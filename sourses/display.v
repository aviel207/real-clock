==> flow/design.v <==
module display
(
	input  wire 		clk,    		
	input  wire 		reset,	
	input  wire			mode,
	input  wire [6:0]	left_seconds_ssd,   
	input  wire [6:0]	right_seconds_ssd,
	input  wire [6:0]	left_minutes_ssd,
	input  wire [6:0]	right_minutes_ssd,
	input  wire [6:0]	left_hours_ssd,
	input  wire [6:0]	right_hours_ssd,
	output reg 	[3:0]	basys_anode,
	output reg 	[6:0]	display_ssd
);
	reg [19:0] refresh_counter;
	reg [1:0]  inner_counter;
	always@(posedge clk)
	begin
		if(reset == 1'b1) begin
			refresh_counter <= 20'b0;
		end	
		else begin
			refresh_counter <= refresh_counter + 20'b1;
			inner_counter <= refresh_counter[19:18];
		end
	end
	always@(inner_counter,mode,left_seconds_ssd,right_seconds_ssd,left_minutes_ssd,right_minutes_ssd,left_hours_ssd,right_hours_ssd)
	begin	
		if(mode == 1'b0) begin
			case(inner_counter)
				2'b00: 
				begin
					basys_anode  <= 4'b0111;
					display_ssd <= left_minutes_ssd;
				end 
				2'b01: 
				begin
					basys_anode  <= 4'b1011;
					display_ssd <= right_minutes_ssd;
				end 
				2'b10: 
				begin
					basys_anode  <= 4'b1101;
					display_ssd <= left_seconds_ssd;
				end 
				2'b11: 
				begin
					basys_anode  <= 4'b1110;
					display_ssd <= right_seconds_ssd;
				end 
				default:
				begin
					basys_anode  <= 4'bXXXX;
					display_ssd <= 7'bXXXXXXX;
				end
			endcase
		end
		else begin 
			case(inner_counter[0])
				1'b0: 
				begin
					basys_anode  <= 4'b0111;
					display_ssd <= left_hours_ssd;
				end 
				1'b1: 
				begin
					basys_anode  <= 4'b1011;
					display_ssd <= right_hours_ssd;
				end 
				default:
				begin
					basys_anode  <= 4'bXXXX;
					display_ssd <= 7'bXXXXXXX;
				end
			endcase
		end
	end
endmodule
---- Step by step through the tools: display ----
What the tools print for display, step after step.
Lines are those of the file above, counted from 1.
Operators carry their Yosys type and port widths (W data, S select, Z words).
Library cell names are shortened.
A cell with -- has no value.
set-up
  top ..................................... display
  clock ................................... clk
  cell library ............................ sky130hd
  library corner .......................... tt_025C_1v80

---- Word level ----
Yosys after proc, flatten, opt, wreduce and memory -nomap, before mapping. Enables and synchronous resets that opt folds into registers are not counted as muxes. Memory bits, and registers merged into a memory's read port (data or address), are not among the register bits. Print and check cells are not counted. Equal cells are merged and count once.
bit counts
  cells after elaboration ................. 14
  register bits ........................... 22
  output and inout bits ................... 11
  input port bits ......................... 45
  memory bits (read-only) ................. 0
  latch bits .............................. 0
  word width x clocked read ports ......... 0
  bits in writable memories ............... 0
  memories kept ........................... 0
cells by class
  reduce/logical cells .................... 1
  magnitude comparators ................... 0
  multiplexer cells ....................... 6
  eq/ne operators ......................... 3
  bitwise operators ....................... 1
  div/mod/pow operators ................... 0
  multiply operators ...................... 0
  shift operators ......................... 0
  add/subtract/negate cells ............... 1
operators with widths
  cell                     number
  $pmux W7 S4              1
  $add A20 B1 Y20 const B  1
  $pmux W4 S4              1
  $pmux W7 S2              1
  $pmux W4 S2              1
  $mux W7                  1
  $eq A2 B2 Y1 const B     2
  $mux W4                  1
  $eq A2 B1 Y1 const B     1
  $logic_not A2 Y1         1
  $not A1 Y1               1

---- Logic depth ----
Depth = most cells in a row (Yosys ltp): at word level without a register or memory, in the mapped netlist without a sequential cell, where the memories' decode and read muxes count.
depth
  depth in word-level cells ............... 3
  ABC_AREA ................................ 0
  mapped depth ............................ 5
  mapped depth without buffers ............ 5

---- Synthesis result ----
Yosys stat after the flow's synthesis: flattened, memories mapped to cells. It holds for the ABC_AREA given above (unset counts as 0); a run with the other value may have another netlist.
cells by type
  cell type  number  total area (sq um)
  dfxtp_1    20      400.384
  mux4_2     7       157.651
  xnor2_1    11      96.342
  nor2_1     22      82.579
  mux2i_1    7       70.067
  a21oi_1    12      60.058
  edfxtp_1   2       60.058
  nand3_1    5       25.024
  o21ai_0    5       25.024
  or3_1      4       25.024
  nand2_1    6       22.522
  nand4_4    1       21.27
  nor3_1     4       20.019
  nand4_1    3       18.768
  nor4_1     3       18.768
  clkbuf_1   4       15.014
  ha_1       1       12.512
  nand2b_1   2       12.512
Not listed: further types 12, cells in them 16.
mapped netlist
  mapped flip-flops ....................... 22
  synthesis area .......................... 1,260.0 sq um
  standard cells after synthesis .......... 135
  sequential part of the area ............. 460.4 sq um
  buffers ................................. 6

---- Worst setup path after synthesis ----
OpenSTA on the mapped netlist: ideal clock, no wires. The path of least setup slack (recovery checks aside). Input and output delay are each 20% of the period. Register names are those of the netlist, which keeps one name where synthesis merged equal registers.
timing path after synthesis
  kind .................................... register to register
  start point ............................. register refresh_counter[0]
  end point ............................... register refresh_counter[18]
  stages on the path ...................... 6
  path slack .............................. 108 ps
  data required time ...................... 1,549 ps
  period .................................. 1,670 ps
  delay of the path ....................... 1,562 ps
  arrival time ............................ 1,441 ps
  library setup time ...................... 121 ps
  time at the first pin ................... 0 ps
  buffers on the path ..................... 0
  synthesis period reached ................ 1,562 ps
"delay of the path" is the arrival time less input delay plus setup time.
"stages on the path": output pins that drive a net of the path, with the launching flip-flop's if there is one; two outputs of one cell count as two.
"synthesis period reached" = period - worst setup slack (recovery checks aside). The figure is calculated, with input and output delays left at 20% of the set period.
Between the ends stands the longest chain of elaborated cells between them, by number of cells; it is not shown to be the way that was timed. Of several equally long chains one is given.
A line is the first line of the expression or statement that the cell stems from. Yosys adds cells for indexed reads and writes and turns some case tables into memories.
on the way, after synthesis
  cells stage by stage .................... dfxtp_1 > ha_1 > nand3_1 > nor3_1 > nand4_1 > mux2_2
  cells in the longest elaborated chain ... 1
  elaborated cells between the ends (all ways) .. 1
  RTL lines with such cells ............... 1
  those cells by class .................... 1 x add/sub
ends and longest elaborated chain, after synthesis
  item             RTL line  text
  start, declared  15        reg [19:0] refresh_counter;
  start, assigned  20        refresh_counter <= 20'b0;
  start, assigned  23        refresh_counter <= refresh_counter + 20'b1;
  $add A20 B1 Y20  23
  end, assigned    20
  end, assigned    23
  end, declared    15

---- Worst path after layout ----
From the final timing report of flow run A: the path of least setup slack in the routed layout; clock arrival at registers is part of the times.
The report prints the path's times to 10 ps; the period is as set.
timing path after layout
  kind .................................... register to output
  start point ............................. register inner_counter[0]
  end point ............................... output port display_ssd[0]
  path slack .............................. -240 ps
  period .................................. 1,720 ps
  output delay ............................ 340 ps
  buffers on the path ..................... 2
  stages on the path ...................... 6
  data required time ...................... 1,380 ps
  arrival time ............................ 1,620 ps
  time at the first pin ................... 260 ps
Between the ends stands the longest chain of elaborated cells between them, by number of cells; it is not shown to be the way that was timed. Of several equally long chains one is given.
on the way, after layout
  cells stage by stage .................... edfxtp_1 > buf_6 > mux4_2 > nor2_2 > a21oi_2 > buf_2
  cells in the longest elaborated chain ... 3
  elaborated cells between the ends (all ways) .. 8
  RTL lines with such cells ............... 3
  those cells by class .................... 3 x eq/ne; 3 x mux; 1 x logic; 1 x reduce/logical
ends and longest elaborated chain, after layout
  item             RTL line  text
  start, declared  16        reg [1:0] inner_counter;
  start, assigned  24        inner_counter <= refresh_counter[19:18];
  $eq A2 B2 Y1     30        case(inner_counter)
  $pmux W7 S4      30
  $mux W7          29        if(mode == 1'b0) begin
  end, declared    13        output reg [6:0] display_ssd

Memo
Re: implementation data of display

Settings and measured results of 2 stored flow runs for module display (sky130hd), not sorted in any way. The constraints put input and output delay at 20% of the set period each and load the outputs with 0.01 pF.
By "period achieved" is meant the clock period of the run minus its worst setup slack. This is arithmetic on one report: input and output delays are still those of the set period (20% each).
"worst setup path time" = time allowed to the worst setup path (clock period - input delay - output delay, where it has them) - its slack; a late launch clock adds to it, a late capture clock takes from it.
"power" rests on the timing tool's default activity at the inputs, not on a simulated workload.
"worst setup path time" is known to 10 ps.

---- flow run A ----
settings
  period_ns = 1.72
  CORE_UTILIZATION = 34
  CAP_MARGIN = 20
  CORE_MARGIN = 2
  SLEW_MARGIN = 20
results
  worst setup path time ................... 1,620 ps
  worst setup path type ................... register to output
  summed negative setup slack ............. -1,469 ps
  area of the die ......................... 4,208.8 sq um
  period achieved ......................... 1,960 ps
  synthesis area .......................... 1,260.0 sq um
  standard-cell area after layout ......... 2,024.4 sq um
  worst setup slack after layout .......... -240 ps
  utilization of the finished layout ...... 56.1 %
  power ................................... 1.088 mW
  worst hold slack in the final report .... 458 ps

---- flow run B ----
settings
  period_ns = 2.33
  CORE_UTILIZATION = 31
  SETUP_SLACK_MARGIN = -0.15
  PLACE_DENSITY_LB_ADDON = 0.3
  TNS_END_PERCENT = 60
  ABC_AREA = 0
  CTS_CLUSTER_DIAMETER = 90
  CAP_MARGIN = 20
  CORE_MARGIN = 2
  SLEW_MARGIN = 20
results
  period achieved ......................... 2,411 ps
  utilization of the finished layout ...... 50.5 %
  worst setup slack after layout .......... -81 ps
  standard-cell area after layout ......... 1,990.7 sq um
  worst setup path time ................... 1,480 ps
  worst setup path type ................... input to output
  power ................................... 0.8402 mW
  summed negative setup slack ............. -310 ps
  synthesis area .......................... 1,260.0 sq um
  worst hold slack in the final report .... 458 ps
  area of the die ......................... 4,590.1 sq um
