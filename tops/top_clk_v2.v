==> flow/design.v <==
module seconds
(
	input wire 			clk,    		
	input wire 			reset,
	input wire 			tc_time_base,
	input wire 			load,
	input wire [1:0]	addrs,
	input wire [5:0]	data_in,
	output reg [5:0]	q_seconds   	
);
	always@(posedge clk)
	begin
		if(reset == 1'b1) 
			q_seconds <= 6'd0;
		else
		begin
			if(load == 1'b1 && addrs == 2'b00)
				q_seconds <= data_in;
			else
			begin
				if(tc_time_base == 1'b1)
				begin
					if(q_seconds < 6'd59)
						q_seconds <= q_seconds + 6'd1;
					else
						q_seconds <= 6'd0;
				end
			end
		end
	end
endmodule
module time_base
#(parameter tc_mode = 99999999)
(
	input wire clk,    		
	input wire reset,  		
	output reg tc_time_base   	
);
	reg [26:0] q_time_base;
	always@(posedge clk)
	begin
		if(reset == 1'b1) begin
			q_time_base <= 27'd0;
			tc_time_base <= 1'b0;
		end
		else begin
			if(q_time_base < tc_mode) begin
				q_time_base <= q_time_base + 27'd1; 
				tc_time_base <= 1'b0;
			end
			else begin
				q_time_base <= 27'd0; 
				tc_time_base <= 1'b1;
			end
		end
	end
endmodule
module top_clk_v2
(
	input  wire 		clk,    		
	input  wire 		reset, 
	input  wire		load,
	input  wire [1:0]	addrs,
	input  wire [5:0]	data_in,
	output wire [5:0]	seconds_out   	
);
	wire tc_time_base_wire;
	time_base T1 
	(
		.clk(clk),
		.reset(reset),
		.tc_time_base(tc_time_base_wire)
	);
	seconds T2 
	(
		.clk(clk),
		.reset(reset),
		.tc_time_base(tc_time_base_wire),
		.load(load),
		.addrs(addrs),
		.data_in(data_in),
		.q_seconds(seconds_out)
	);
endmodule
Reports on top_clk_v2 --
Tool output for the design above, in the order of the flow. Line numbers count from 1 in the design file above. Operators: Yosys type, input widths -> output width; for muxes data width and select width s. Cell names lack the library's common part. The mark n/a stands for no value.
Set-up: top top_clk_v2, clock port clk, library sky130hd, library corner tt_025C_1v80

Word level --
Counts by Yosys on the flattened word-level netlist (proc, flatten, opt, wreduce; memories kept). Register bits leave out memories and registers merged into their read ports (data or address). Print and check cells are left out. Cells with the same type and inputs are merged into one.
Bit counts: register bits 34, bits of input ports 11, output and inout bits 6, cells after elaboration 16
Cells by class: $add $sub $neg 2, order comparisons 2, multiplexer cells 4, bitwise operators 1, reduce/logical cells 4
Operator list (count):
- $add 27x1->27 const B | 1
- $lt 27x27->1 const B | 1
- $mux 6 | 3
- $add 6x1->6 const B | 1
- $lt 6x6->1 const B | 1
- $logic_not 2->1 | 1
- $reduce_bool 2->1 | 1
- $reduce_or 2->1 | 1
- $logic_and 1x1->1 | 1
- $not 1->1 | 1
- $mux 1 | 1

Logic depth --
Longest topological path by Yosys (ltp), each cell counted once; first at word level (registers and memories cut), then after technology mapping (sequential cells cut; the memories' decode and read muxes count).
Depth: depth after elaboration 4, ABC_AREA 0, gate-level depth with buffers 7, gate-level depth less buffers 6

Netlist --
The flow's flattened synthesis, as Yosys stat reports it; memories are mapped. The netlist is that of the ABC_AREA named above (0 if unset); the other value can give another one.
Synthesis totals: cells in the netlist 193, cell area after synthesis 1661.6 sq um, sequential part of the area 680.7 sq um, mapped flip-flops 34, buffers 8
Cell types:
- dfxtp_1 | count 34, area in all 680.653 sq um
- xor2_1 | count 18, area in all 157.651 sq um
- nor2_1 | count 38, area in all 142.637 sq um
- nand4_1 | count 12, area in all 75.072 sq um
- xnor2_1 | count 7, area in all 61.309 sq um
- nand2_1 | count 16, area in all 60.058 sq um
- nand3_1 | count 10, area in all 50.048 sq um
- nor4_4 | count 2, area in all 42.541 sq um
- and3_1 | count 6, area in all 37.536 sq um
- and4_1 | count 4, area in all 35.034 sq um
- o21ai_0 | count 6, area in all 30.029 sq um
- a21oi_1 | count 5, area in all 25.024 sq um
- ha_1 | count 2, area in all 25.024 sq um
- buf_6 | count 2, area in all 22.522 sq um
- o211ai_1 | count 3, area in all 22.522 sq um
- nand3b_4 | count 1, area in all 20.019 sq um
- nor3_1 | count 4, area in all 20.019 sq um
- a311oi_1 | count 2, area in all 17.517 sq um
Not listed: further types 17, cells in them 21. By module: a second synthesis without flattening, with its own total; a netlist apart from the flattened one above.
Second synthesis, totals: cells (unflattened synthesis) 183, area total of the unflattened synthesis 1684.1 sq um
Each row is one instance without its submodules.
By module:
- time_base | instances 1, cells 138, area 1285.0 sq um, seq. area 560.5 sq um
- seconds | instances 1, cells 45, area 399.1 sq um, seq. area 120.1 sq um
- top_clk_v2 | instances 1, cells 0, area 0.0 sq um, seq. area 0.0 sq um

Path before layout --
Source: OpenSTA report_checks on the synthesized netlist (no wires, ideal clock, input and output delay 20% of the period each), path of least setup slack; recovery checks are left aside. Register names are those of the netlist, which keeps one name where synthesis merged equal registers.
Timing path post-synthesis: path kind register -> register, from register T1.q_time_base[2], to register T1.q_time_base[10], clock period 2.73 ns, setup time 0.115 ns, time at the first pin 0.000 ns, arrival 1.373 ns, required time 2.615 ns, slack 1.242 ns, path delay 1.488 ns, stages 8, buffers on the path 2, synthesis period reached 1.488 ns
"path delay" = arrival - input delay + setup time. "stages": output pins that drive a net of the path, with the launching flip-flop's if there is one; two outputs of one cell count as two. "synthesis period reached" = period - worst setup slack (recovery checks aside). The figure is calculated, with input and output delays left at 20% of the set period. Between the ends stands the longest chain of elaborated cells between them, by number of cells; it is not shown to be the way that was timed. Of several equally long chains one is given. A line is the first line of the expression or statement that the cell stems from. Yosys adds cells for indexed reads and writes and turns some case tables into memories. At most two assigning lines are given for a register; there are more.
Between the ends, post-synthesis: cells stage by stage dfxtp_1 > and3_1 > buf_2 > nand3_1 > a211o_1 > nand3b_4 > buf_6 > nor2_1, length of the longest elaborated chain 3, elaborated cells between the ends (all ways) 4, source lines of those cells 2, those cells by class add/sub (1); compare (1); logic (1); reduce/logical (1)
Ends and longest elaborated chain, post-synthesis:
- start, declared | line 39 | reg [26:0] q_time_base;
- start, assigned | line 43 | q_time_base <= 27'd0;
- start, assigned | line 48 | q_time_base <= q_time_base + 27'd1;
- $lt 27x27->1 | line 47 | if(q_time_base < tc_mode) begin
- $not 1->1
- $reduce_or 2->1
- end, assigned | line 43
- end, assigned | line 48
- end, declared | line 39

Timing after layout --
From the final timing report of flow run A: the path of least setup slack in the routed layout; clock arrival at registers is part of the times.
Timing path post-layout: path kind register -> output, from register T2.q_seconds[3], to output port seconds_out[3], clock period 1.93 ns, external output delay 0.39 ns, time at the first pin 0.28 ns, arrival 1.36 ns, required time 1.54 ns, slack 0.18 ns, stages 2, buffers on the path 1
At most two assigning lines are given for a register; there are more.
Between the ends, post-layout: cells stage by stage dfxtp_1 > clkdlybuf4s50_1, length of the longest elaborated chain 0, elaborated cells between the ends (all ways) 0, source lines of those cells 0
Ends and longest elaborated chain, post-layout:
- start, declared | line 9 | output reg [5:0] q_seconds
- start, assigned | line 18 | q_seconds <= data_in;
- start, assigned | line 24 | q_seconds <= q_seconds + 6'd1;
- end, declared | line 65 | output wire [5:0] seconds_out

FLOW RESULTS
============

2 stored runs of top_clk_v2 in the flow (synthesis by Yosys, layout by OpenROAD, sky130hd cells), in arbitrary order. Constraints: input delay and output delay 20% of the set period each, output load 0.01 pF.
"power consumption" rests on the timing tool's default activity at the inputs, not on a simulated workload.

[flow run A] flow files
==> flow/run.sh <==
#!/bin/bash
# the make line also repeats the synthesis and layout settings of config.mk as NAME=value (left out here)
make -C /OpenROAD-flow-scripts/flow DESIGN_CONFIG=/design/flow/config.mk WORK_HOME=/design/flow/orfs CLKGATE_MAP_FILE= finish
==> flow/config.mk <==
export PLATFORM = sky130hd
export DESIGN_NAME = top_clk_v2
export DESIGN_NICKNAME = top_clk_v2
export VERILOG_FILES = /design/flow/design.v
export SDC_FILE = /design/flow/constraint.sdc
export NUM_CORES = 4
export LEC_CHECK = 0
export CAP_MARGIN = 20
export CORE_ASPECT_RATIO = 0.83
export CORE_MARGIN = 5
export CORE_UTILIZATION = 48
export CTS_CLUSTER_DIAMETER = 172
export MAX_ROUTING_LAYER = met5
export MIN_ROUTING_LAYER = met1
export PLACE_DENSITY_LB_ADDON = 0.29
export SLEW_MARGIN = 0
==> flow/constraint.sdc <==
create_clock -name core_clock -period 1.93 [get_ports {clk}]
set_input_delay 0.3860 -clock core_clock [delete_from_list [all_inputs] [get_ports {clk}]]
set_output_delay 0.3860 -clock core_clock [all_outputs]
set_load 0.01 [all_outputs]

[flow run A] result: utilization after layout 57.9%; die footprint 4743.3 sq um; worst hold slack after layout 0.466 ns; netlist area reported by Yosys 1661.6 sq um; total negative slack 0.000 ns; lowest setup slack 0.183 ns; power consumption 1.308 mW

[flow run B] flow files
==> flow/run.sh <==
#!/bin/bash
# the make line also repeats the synthesis and layout settings of config.mk as NAME=value (left out here)
make -C /OpenROAD-flow-scripts/flow DESIGN_CONFIG=/design/flow/config.mk WORK_HOME=/design/flow/orfs CLKGATE_MAP_FILE= finish
==> flow/config.mk <==
export PLATFORM = sky130hd
export DESIGN_NAME = top_clk_v2
export DESIGN_NICKNAME = top_clk_v2
export VERILOG_FILES = /design/flow/design.v
export SDC_FILE = /design/flow/constraint.sdc
export NUM_CORES = 4
export LEC_CHECK = 0
export CAP_MARGIN = 5
export CELL_PAD_IN_SITES_GLOBAL_PLACEMENT = 0
export CORE_MARGIN = 4
export CORE_UTILIZATION = 39
export MAX_ROUTING_LAYER = met4
export MIN_ROUTING_LAYER = met2
export PLACE_DENSITY_LB_ADDON = 0.1
export SLEW_MARGIN = 20
export TNS_END_PERCENT = 75
==> flow/constraint.sdc <==
create_clock -name core_clock -period 1.35 [get_ports {clk}]
set_input_delay 0.2700 -clock core_clock [delete_from_list [all_inputs] [get_ports {clk}]]
set_output_delay 0.2700 -clock core_clock [all_outputs]
set_load 0.01 [all_outputs]

[flow run B] result: utilization after layout 64.5%; die footprint 5368.5 sq um; worst hold slack after layout 0.538 ns; netlist area reported by Yosys 1661.6 sq um; total negative slack -5.044 ns; lowest setup slack -0.227 ns; power consumption 2.024 mW
